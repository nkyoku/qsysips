==> flow/design.v <==
`timescale 1 ps / 1 ps
module AvalonStUartBridge
    #(
		parameter FULL_DUPLEX = 0,
        parameter INVERT_TXD_RXD = 0,
        parameter INVERT_OE = 0,
        parameter PRESCALER = 1
	) (
		input  wire       clk,                   
        input  wire       reset,                 
		output reg        sink_ready,            
		input  wire       sink_valid,            
		input  wire [7:0] sink_data,             
		input  wire       sink_startofpacket,    
		input  wire       sink_endofpacket,      
		input  wire       source_ready,          
		output reg        source_valid,          
		output reg  [7:0] source_data,           
		output reg        source_startofpacket,  
		output reg        source_endofpacket,    
        output reg        source_error,          
		output reg        uart_txd,              
		input  wire       uart_rxd,              
		output reg        uart_oe                
	);
    reg [$clog2(PRESCALER)-1:0] prescaler;
    wire clk_enable = (prescaler == 0) ? 1'b1 : 1'b0;
    always @(posedge clk, posedge reset) begin
        if (reset == 1'b1) begin
            prescaler <= '0;
        end
        else begin
            if (prescaler == (PRESCALER - 1)) begin
                prescaler <= '0;
            end
            else begin
                prescaler <= prescaler + 1;
            end
        end
    end
    reg tx_in_transaction;
    reg rx_in_transaction;
    reg [2:0] tx_prescaler;
    reg [9:0] tx_buffer;
    reg [3:0] tx_counter;
    reg tx_sop;
    reg tx_eop;
    always @(posedge clk, posedge reset) begin
        if (reset == 1'b1) begin
            uart_txd <= (INVERT_TXD_RXD == 0) ? 1'b1 : 1'b0;
            uart_oe <= (INVERT_OE == 0) ? 1'b0 : 1'b1;
            sink_ready <= 1'b1;
            tx_prescaler <= '0;
            tx_buffer <= '0;
            tx_counter <= '0;
            tx_sop <= 1'b0;
            tx_eop <= 1'b0;
            tx_in_transaction <= 1'b0;
        end
        else begin
            if (sink_valid & sink_ready) begin
                uart_txd <= (INVERT_TXD_RXD == 0) ? 1'b1 : 1'b0;
                tx_buffer <= {1'b1, sink_data, 1'b0};
                tx_counter <= 10;
                tx_prescaler <= '0;
                tx_sop <= 1'b1;
                tx_eop <= sink_endofpacket;
                sink_ready <= 1'b0;
            end
            else begin
                if ((FULL_DUPLEX != 0) | ~rx_in_transaction) begin
                    tx_in_transaction <= tx_in_transaction | tx_sop;
                    tx_sop <= 1'b0;
                end
                if (clk_enable & tx_in_transaction) begin
                    tx_prescaler <= tx_prescaler + 1;
                    if (tx_prescaler == 0) begin
                        if (0 < tx_counter) begin
                            uart_oe <= (INVERT_OE == 0) ? 1'b1 : 1'b0;
                            uart_txd <= (INVERT_TXD_RXD == 0) ? tx_buffer[0] : ~tx_buffer[0];
                            tx_buffer <= {1'b1, tx_buffer[9:1]};
                            tx_counter <= tx_counter - 1;
                        end
                        else begin
                            uart_oe <= (INVERT_OE == 0) ? 1'b0 : 1'b1;
                            uart_txd <= (INVERT_TXD_RXD == 0) ? 1'b1 : 1'b0;
                            tx_in_transaction <= tx_in_transaction & ~tx_eop;
                            tx_eop <= 1'b0;
                            sink_ready <= 1'b1;
                        end
                    end
                end
            end
        end
    end
    reg [2:0] rx_buffered_rxd;
    wire rx_filtered_rxd = (INVERT_TXD_RXD != 0) ^ ((rx_buffered_rxd[0] & rx_buffered_rxd[1]) | (rx_buffered_rxd[1] & rx_buffered_rxd[2]) | (rx_buffered_rxd[0] & rx_buffered_rxd[2]));
    reg [2:0] rx_prescaler;
    reg [3:0] rx_counter;
    reg [8:0] rx_buffer;
    reg rx_sop;
    reg rx_idle;
    reg rx_hold;
    reg rx_break_n;
    always @(posedge clk, posedge reset) begin
        if (reset == 1'b1) begin
            source_valid <= 1'b0;
            source_data <= '0;
            source_startofpacket <= 1'b0;
            source_endofpacket <= 1'b0;
            source_error <= 1'b0;
            rx_buffered_rxd <= (INVERT_TXD_RXD == 0) ? '1 : '0;
            rx_prescaler <= '0;
            rx_counter <= '0;
            rx_buffer <= '0;
            rx_in_transaction <= 1'b0;
            rx_sop <= 1'b0;
            rx_idle <= 1'b1;
            rx_hold <= 1'b0;
            rx_break_n <= 1'b1;
        end
        else begin
            rx_buffered_rxd[0] <= uart_rxd;
            if (clk_enable == 1'b1) begin
                rx_buffered_rxd[2:1] <= rx_buffered_rxd[1:0];
            end
            if (source_valid & source_ready) begin
                source_valid <= 1'b0;
                source_startofpacket <= 1'b0;
                source_endofpacket <= 1'b0;
            end
            if (clk_enable == 1'b1) begin
                if (((FULL_DUPLEX == 0) & tx_in_transaction) | ~rx_break_n) begin
                    rx_break_n <= rx_filtered_rxd;
                    rx_in_transaction <= 1'b0;
                    rx_idle <= 1'b1;
                    rx_hold <= 1'b0;
                end
                else begin
                    rx_prescaler <= rx_prescaler + 1;
                    if (rx_idle == 1'b1) begin
                        if (rx_prescaler == 0) begin
                            rx_counter <= rx_counter - 1;
                        end
                        if (~rx_filtered_rxd | ((rx_prescaler == 0) & (rx_counter == 0))) begin
                            rx_counter <= 0;
                            rx_prescaler <= 0;
                            rx_idle <= rx_filtered_rxd;
                            rx_in_transaction <= ~rx_filtered_rxd;
                            rx_sop <= ~rx_in_transaction;
                            rx_hold <= 1'b0;
                            if (rx_hold == 1'b1) begin
                                source_valid <= 1'b1;
                                source_data <= rx_buffer[7:0];
                                source_startofpacket <= rx_sop;
                                source_endofpacket <= rx_filtered_rxd | ~rx_buffer[8];
                                source_error <= ~rx_buffer[8];
                                rx_break_n <= rx_buffer[8];
                            end
                        end
                    end
                    else begin
                        if (rx_prescaler == 3) begin
                            rx_counter <= rx_counter + 1;
                            rx_buffer <= {rx_filtered_rxd, rx_buffer[8:1]};
                            if (9 <= rx_counter) begin
                                rx_idle <= 1'b1;
                                rx_hold <= 1'b1;
                            end
                        end
                    end
                end
            end
        end
    end
endmodule
### Reports on AvalonStUartBridge

The steps from the RTL of AvalonStUartBridge to its reports follow in flow order.
Lines are those of the file above, counted from 1.
Operators: Yosys type, input widths -> output width; for muxes data width and select width s.
Cell names lack the library's common part.
The mark - stands for no value.

| inputs | value |
|---|---|
| top | AvalonStUartBridge |
| clock | clk |
| cell library | sky130hd |
| library corner | tt_025C_1v80 |

### Word-level counts

Yosys after proc, flatten, opt, wreduce and memory -nomap, before mapping. Memory bits, and registers merged into a memory's read port (data or address), are not among the register bits. Print and check cells are not counted. Equal cells are merged and count once.

| storage and ports | value |
|---|---|
| word-level cells | 157 |
| output and inout bits | 15 |
| bits of input ports | 15 |
| bits in registers | 61 |

| operators by class | value |
|---|---|
| reductions and logical operators | 25 |
| $add $sub $neg | 6 |
| bitwise operators | 22 |
| order comparisons | 2 |
| eq/ne operators | 5 |
| muxes and demuxes | 72 |

Operator list:

| cell | count |
|---|---|
| $mux 1 | 55 |
| $mux 10 | 4 |
| $mux 4 | 8 |
| $reduce_and 4->1 | 5 |
| $reduce_bool 2->1 | 7 |
| $reduce_and 3->1 | 4 |
| $mux 3 | 4 |
| $and 1x1->1 | 8 |
| $not 1->1 | 8 |
| $sub 4x1->4 const B | 2 |
| $or 1x1->1 | 6 |
| $add 3x1->3 const B | 2 |
| $ne 3x1->1 const B | 2 |
| $logic_not 3->1 | 2 |
| $reduce_bool 3->1 | 2 |
| $reduce_and 5->1 | 1 |
| $lt 1x4->1 const A | 1 |
| $reduce_and 2->1 | 2 |
| $add 4x1->4 const B | 1 |
| $le 4x4->1 const A | 1 |
| $logic_not 4->1 | 1 |
| $eq 3x2->1 const B | 1 |
| $add 2x1->2 const B | 1 |
| $ne 2x1->1 const B | 1 |
| $ne 2x2->1 const B | 1 |
| $logic_not 2->1 | 1 |
| $mux 2 | 1 |

### Depth

Longest topological path by Yosys (ltp), each cell counted once; first at word level (registers and memories cut), then after technology mapping (sequential cells cut; the memories' decode and read muxes count).

| logic depth | value |
|---|---|
| depth in word-level cells | 9 |
| ABC_AREA | 0 |
| gate-level depth with buffers | 8 |
| gate-level depth less buffers | 6 |

### Mapped cells and area

The flow's flattened synthesis, as Yosys stat reports it; memories are mapped. The netlist is that of the ABC_AREA named above (0 if unset); the other value can give another one.
Totals and module areas in this step are rounded.

| synthesis totals | value |
|---|---|
| mapped flip-flops | 61 |
| buffer cells | 10 |
| mapped area | 2870 µm² |
| mapped cells | 261 |
| area of sequential cells | 1540 µm² |

Cells by type:

| cell type | count | total area (µm²) |
|---|---|---|
| dfrtp_1 | 54 | 1.35E+03 |
| dfstp_2 | 7 | 183.926 |
| mux2_2 | 14 | 157.651 |
| nand2_1 | 41 | 153.898 |
| ha_1 | 10 | 125.12 |
| mux2_4 | 6 | 90.086 |
| inv_1 | 19 | 71.318 |
| a31oi_1 | 10 | 62.56 |
| nor2_1 | 13 | 48.797 |
| o21ai_0 | 9 | 45.043 |
| a21oi_1 | 7 | 35.034 |
| mux2i_1 | 3 | 30.029 |
| and2_1 | 4 | 25.024 |
| nand4_4 | 1 | 21.27 |
| nand3_1 | 4 | 20.019 |
| o311a_1 | 2 | 20.019 |
| clkbuf_1 | 5 | 18.768 |
| nand2b_1 | 3 | 18.768 |

Not listed: further types 36, cells in them 49.

### Worst setup path after synthesis

Path of least setup slack by OpenSTA after synthesis, without wires, with an ideal clock, recovery checks aside; 20% of the period is set as input and as output delay. Where synthesis merged equal registers, the netlist keeps one of their names.

| path post-synthesis | value |
|---|---|
| path type | register to register |
| from | register rx_prescaler[0] |
| to | register source_data[0] |
| arrival | 1.813 ns |
| path buffers | 1 |
| stages | 8 |
| data required time | 2.465 ns |
| delay of the path | 1.938 ns |
| setup time | 0.125 ns |
| clock period | 2.59 ns |
| path slack | 0.652 ns |
| time at the first pin | 0.000 ns |
| period reached after synthesis | 1.938 ns |

"delay of the path" is the arrival time less input delay plus setup time.
"stages" counts driving pins, that of a launching flip-flop among them; a cell with two outputs on the path counts twice.
"period reached after synthesis" is the clock period less the worst setup slack; recovery checks do not enter. This is arithmetic on one report: input and output delays are still those of the set period (20% each).
Between the ends stands the longest chain of elaborated cells between them, by number of cells; it is not shown to be the way that was timed. Of several equally long chains one is given.
Each line given opens the expression or statement behind the cell; cells for indexed reads and writes are added by Yosys, which also makes memories of some case tables.
At most two assigning lines are given for a register; there are more.

| on the way, post-synthesis | value |
|---|---|
| path through | dfrtp_1 -> inv_1 -> ha_1 -> or3b_4 -> o21ai_4 -> nand4_4 -> buf_6 -> mux2_4 |
| length of the longest elaborated chain | 4 |
| elaborated cells between the ends (all ways) | 4 |
| classes of those cells | logic: 2; reduce/logical: 2 |

Ends and longest elaborated chain, post-synthesis:

| what | line | text |
|---|---|---|
| start: declaration | 98 | `reg [2:0] rx_prescaler;` |
| start: assignment | 113 | `rx_prescaler <= '0;` |
| start: assignment | 140 | `rx_prescaler <= rx_prescaler + 1;` |
| $logic_not 3->1 | 145 | `if (~rx_filtered_rxd \| ((rx_prescaler == 0) & (rx_counter == 0))) begin` |
| $and 1x1->1 | 145 |  |
| $or 1x1->1 | 145 |  |
| $reduce_and 5->1 | - |  |
| end: assignment | 108 | `source_data <= '0;` |
| end: assignment | 154 | `source_data <= rx_buffer[7:0];` |
| end: declaration | 18 | `output reg [7:0] source_data,` |

### Path in the finished layout

From the final timing report of run 1: the path of least setup slack in the routed layout; clock arrival at registers is part of the times.

| path post-layout | value |
|---|---|
| path type | register to register |
| from | register rx_prescaler[0] |
| to | register source_data[5] |
| stages | 8 |
| path buffers | 1 |
| path slack | 0.42 ns |
| clock period | 2.54 ns |
| data required time | 2.76 ns |
| arrival | 2.34 ns |
| time at the first pin | 0.33 ns |
| setup time | 0.11 ns |

Between the ends stands the longest chain of elaborated cells between them, by number of cells; it is not shown to be the way that was timed. Of several equally long chains one is given.
At most two assigning lines are given for a register; there are more.

| on the way, post-layout | value |
|---|---|
| path through | dfrtp_1 -> inv_1 -> ha_1 -> or3b_4 -> o21ai_4 -> nand4_4 -> buf_6 -> mux2_4 |
| length of the longest elaborated chain | 4 |
| elaborated cells between the ends (all ways) | 4 |
| classes of those cells | logic: 2; reduce/logical: 2 |

Ends and longest elaborated chain, post-layout:

| what | line | text |
|---|---|---|
| start: declaration | 98 | `reg [2:0] rx_prescaler;` |
| start: assignment | 113 | `rx_prescaler <= '0;` |
| start: assignment | 140 | `rx_prescaler <= rx_prescaler + 1;` |
| $logic_not 3->1 | 145 | `if (~rx_filtered_rxd \| ((rx_prescaler == 0) & (rx_counter == 0))) begin` |
| $and 1x1->1 | 145 |  |
| $or 1x1->1 | 145 |  |
| $reduce_and 5->1 | - |  |
| end: assignment | 108 | `source_data <= '0;` |
| end: assignment | 154 | `source_data <= rx_buffer[7:0];` |
| end: declaration | 18 | `output reg [7:0] source_data,` |

==> runs of AvalonStUartBridge <==
Record of 2 stored runs of the RTL-to-layout flow on AvalonStUartBridge, platform sky130hd. The runs are unordered. Constraints: input delay and output delay 20% of the set period each, output load 0.01 pF.
"power consumption" rests on the timing tool's default activity at the inputs, not on a simulated workload.
Results are given in rounded form.
Settings: n/a = not set for that run.

| run | period_ns | CORE_UTILIZATION | SETUP_SLACK_MARGIN | PLACE_DENSITY | GPL_TIMING_DRIVEN | CTS_CLUSTER_SIZE | CTS_CLUSTER_DIAMETER | SLEW_MARGIN | MAX_ROUTING_LAYER | CAP_MARGIN | CORE_MARGIN | synthesized cell area (µm²) | power consumption (mW) | setup slack of the worst path (ns) | overall die area (µm²) | utilization after routing | standard-cell area of the final layout (µm²) |
|---|---|---|---|---|---|---|---|---|---|---|---|---|---|---|---|---|---|
| run 1 | 2.54 | 67 | 0.32 | 0.82 | 0 | 63 | 209 | 20 | met5 | 20 | 2 | 2870 | 2.55 | 0.424 | 4820 | 0.835 | 3390 |
| run 2 | 2.02 | 40 | n/a | n/a | n/a | n/a | n/a | 20 | n/a | 20 | 2 | 2870 | 3.56 | 0.080 | 7860 | 0.529 | 3630 |
